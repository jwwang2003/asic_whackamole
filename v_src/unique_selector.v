==> flow/design.v <==
`default_nettype none
module unique_selector (
    input  wire        clk,             
    input  wire        rst,             
    input  wire        req,             
    input  wire [2:0]  rnd_num,          
    output reg  [2:0]  selected_number, 
    output reg         done,            
    output wire        all_selected       
);
    reg [7:0] selected_mask;
    reg [2:0] potential_number;
    reg       searching;
    assign all_selected = &selected_mask;
    always @(posedge clk or posedge rst) begin
        if (rst) begin
            selected_mask   <= 8'd0;
            selected_number <= 3'd0;
            done            <= 1'b0;
            searching       <= 1'b0;
        end else begin
            if (req) begin
                searching <= 1'b1;
                done      <= 1'b0;
            end
            if (searching) begin
                potential_number <= rnd_num;
                if (!selected_mask[potential_number]) begin
                    selected_mask[potential_number] <= 1'b1;
                    selected_number                 <= potential_number;
                    done                            <= 1'b1;
                    searching                       <= 1'b0;
                end else begin
                    done <= 1'b0;   
                end
            end else begin
                done <= 1'b0;
            end
        end
    end
endmodule
# From RTL to reports: unique_selector
# What the tools print for unique_selector, step after step.
# Lines are those of the file above, counted from 1.
# Cell names lack the library's common part.
# A cell with n/a has no value.
# inputs
top,unique_selector
clock,clk
lib,sky130hd
pvt_corner,tt_025C_1v80

# After elaboration
# Source: Yosys, flattened and elaborated, memories not mapped. Widths are those after wreduce. Registers that Yosys merges into a memory's read port (data or address) are not register bits. Print and check cells do not count. Equal cells are merged and count once.
# classes
n_addsub,1
shifts,2
muxes,5
n_logic,5
reduce_and_logical,3
# ops
op,count
1-bit by 4-bit variable shift with 8-bit output with constant A,1
8-bit by 3-bit variable part select with 1-bit output,1
8-bit AND,1
8-bit OR,1
8-bit NOT,1
8-bit AND reduction,1
1-bit 2-to-1 mux,5
2-bit AND reduction,2
3-bit negator with 4-bit output,1
1-bit NOT,2
# bits
reg_bits,16
out_inout_bits,5
word_cells,21

# Longest topological paths
# Longest topological path by Yosys (ltp), each cell counted once; first at word level (registers and memories cut), then after technology mapping (sequential cells cut; the memories' decode and read muxes count).
# logic_depth
depth_word,5
ABC_AREA,1
mapped_depth,7
mapped_depth_nobuf,7

# Mapped cells and area
# Yosys stat after the flow's synthesis: flattened, memories mapped to cells. It holds for the ABC_AREA given above (unset counts as 0); a run with the other value may have another netlist.
# The area totals of this step are shown rounded.
# types
cell,count,area_total_um2
dfrtp_1,13,325.312
nand2_1,25,93.84
edfxtp_1,3,90.086
nand4_1,12,75.072
inv_1,15,56.304
nor2_1,13,48.797
ha_1,3,37.536
nand3_1,7,35.034
buf_6,2,22.522
nand3_2,2,20.019
xnor2_1,1,8.758
xor2_1,1,8.758
buf_2,1,5.005
inv_2,1,3.754
# synth_totals
cell_count,99
yosys_area_um2,830
seq_area_um2,420
ffs,16
buf_cells,3

# Worst setup path after synthesis
# OpenSTA on the mapped netlist: ideal clock, no wires. The path of least setup slack (recovery checks aside). Input and output delay are each 20% of the period. Register names are those of the netlist, which keeps one name where synthesis merged equal registers.
# synth_path
kind,reg-to-reg
start,register potential_number[0]
end,register selected_mask[1]
period_ps,2240
setup_time_ps,118
t_first_pin_ps,0
arrival_ps,1251
required_time_ps,2122
slack_ps,871
path_delay_ps,1369
path_stages,7
path_buffers,0
synth_period_reached_ps,1369
# "path_delay_ps" = arrival - input delay + setup time.
# "path_stages" counts driving pins, that of a launching flip-flop among them; a cell with two outputs on the path counts twice.
# "synth_period_reached_ps" = period - worst setup slack (recovery checks aside). The figure is calculated, with input and output delays left at 20% of the set period.
# Between the ends stands the longest chain of elaborated cells between them, by number of cells; it is not shown to be the way that was timed. Of several equally long chains one is given.
# A line is the first line of the expression or statement that the cell stems from. Yosys adds cells for indexed reads and writes and turns some case tables into memories.
# synth_via
cell_sequence,edfxtp_1 > inv_2 > ha_1 > xor2_1 > nor2_1 > nand4_1 > nand2_1
elab_chain_len,5
# synth_rtl
element,line,source
start: declaration,12,reg [2:0] potential_number;
start: assignment,27,potential_number <= rnd_num;
3-bit negator with 4-bit output,29,selected_mask[potential_number] <= 1'b1;
1-bit by 4-bit variable shift with 8-bit output,29,
8-bit NOT,29,
8-bit AND,29,
8-bit OR,29,
end: assignment,17,selected_mask   <= 8'd0;
end: assignment,29,
end: declaration,11,reg [7:0] selected_mask;

# Timing after layout
# From the final timing report of record 2: the path of least setup slack in the routed layout; clock arrival at registers is part of the times.
# The report prints the path's times to 10 ps; the period is as set.
# layout_path
kind,reg-to-output
start,register selected_number[2]
end,output selected_number[2]
period_ps,2300
out_delay_ps,460
t_first_pin_ps,280
arrival_ps,1180
required_time_ps,1840
slack_ps,660
path_stages,2
path_buffers,1
# layout_via
cell_sequence,dfrtp_1 > clkdlybuf4s50_1
elab_chain_len,0
# layout_rtl
element,line,source
start: declaration,7,"output reg  [2:0]  selected_number,"
start: assignment,18,selected_number <= 3'd0;
start: assignment,30,selected_number                 <= potential_number;
end: declaration,7,

Design unique_selector on sky130hd. What follows are 2 stored runs of the flow, each under its own settings; their order means nothing. The constraints put input and output delay at 20% of the set period each and load the outputs with 0.01 pF.
"period_reached_ps" = clock period - worst setup slack. The figure is calculated, with input and output delays left at 20% of the set period.
"worst_setup_path_time_ps" means the part of the period allowed to the worst setup path (the constraints hold back 20% at inputs and 20% at outputs) less its slack; where the path has registers, the arrival times of their clocks count too.
"worst_setup_path_time_ps" is given in steps of 10 ps.
Measured values are rounded.

Record 1, flow files:
==> flow/run.sh <==
#!/bin/bash
# the make line also repeats the synthesis and layout settings of config.mk as NAME=value (left out here)
make -C /OpenROAD-flow-scripts/flow DESIGN_CONFIG=/design/flow/config.mk WORK_HOME=/design/flow/orfs CLKGATE_MAP_FILE= finish
==> flow/config.mk <==
export PLATFORM = sky130hd
export DESIGN_NAME = unique_selector
export DESIGN_NICKNAME = unique_selector
export VERILOG_FILES = /design/flow/design.v
export SDC_FILE = /design/flow/constraint.sdc
export NUM_CORES = 4
export LEC_CHECK = 0
export ABC_AREA = 0
export CAP_MARGIN = 20
export CELL_PAD_IN_SITES_GLOBAL_PLACEMENT = 3
export CORE_MARGIN = 2
export CORE_UTILIZATION = 66
export CTS_CLUSTER_SIZE = 29
export MIN_ROUTING_LAYER = met1
export PLACE_DENSITY_LB_ADDON = 0.06
export SETUP_SLACK_MARGIN = -0.14
export SLEW_MARGIN = 30
==> flow/constraint.sdc <==
create_clock -name core_clock -period 1.96 [get_ports {clk}]
set_input_delay 0.3920 -clock core_clock [delete_from_list [all_inputs] [get_ports {clk}]]
set_output_delay 0.3920 -clock core_clock [all_outputs]
set_load 0.01 [all_outputs]

Record 1: not finished: placement ended with error FLW-0024

Record 2, flow files:
==> flow/run.sh <==
#!/bin/bash
# the make line also repeats the synthesis and layout settings of config.mk as NAME=value (left out here)
make -C /OpenROAD-flow-scripts/flow DESIGN_CONFIG=/design/flow/config.mk WORK_HOME=/design/flow/orfs CLKGATE_MAP_FILE= finish
==> flow/config.mk <==
export PLATFORM = sky130hd
export DESIGN_NAME = unique_selector
export DESIGN_NICKNAME = unique_selector
export VERILOG_FILES = /design/flow/design.v
export SDC_FILE = /design/flow/constraint.sdc
export NUM_CORES = 4
export LEC_CHECK = 0
export ABC_AREA = 1
export CAP_MARGIN = 20
export CORE_ASPECT_RATIO = 1.01
export CORE_MARGIN = 2
export CORE_UTILIZATION = 46
export GPL_ROUTABILITY_DRIVEN = 1
export MAX_ROUTING_LAYER = met4
export MIN_ROUTING_LAYER = met1
export PLACE_DENSITY = 0.79
export SETUP_SLACK_MARGIN = 0.39
export SLEW_MARGIN = 20
export TNS_END_PERCENT = 75
==> flow/constraint.sdc <==
create_clock -name core_clock -period 2.3 [get_ports {clk}]
set_input_delay 0.4600 -clock core_clock [delete_from_list [all_inputs] [get_ports {clk}]]
set_output_delay 0.4600 -clock core_clock [all_outputs]
set_load 0.01 [all_outputs]

==> results of record 2, as CSV <==
result,value
holdWs_ps,480
die_footprint_um2,2200
stdcell_area_um2,970
synth_area_um2,830
period_reached_ps,1644
post_route_util_frac,0.57
worst_setup_path_time_ps,1180
worst_setup_path_type,"reg-to-output"
fin_ws_ps,660
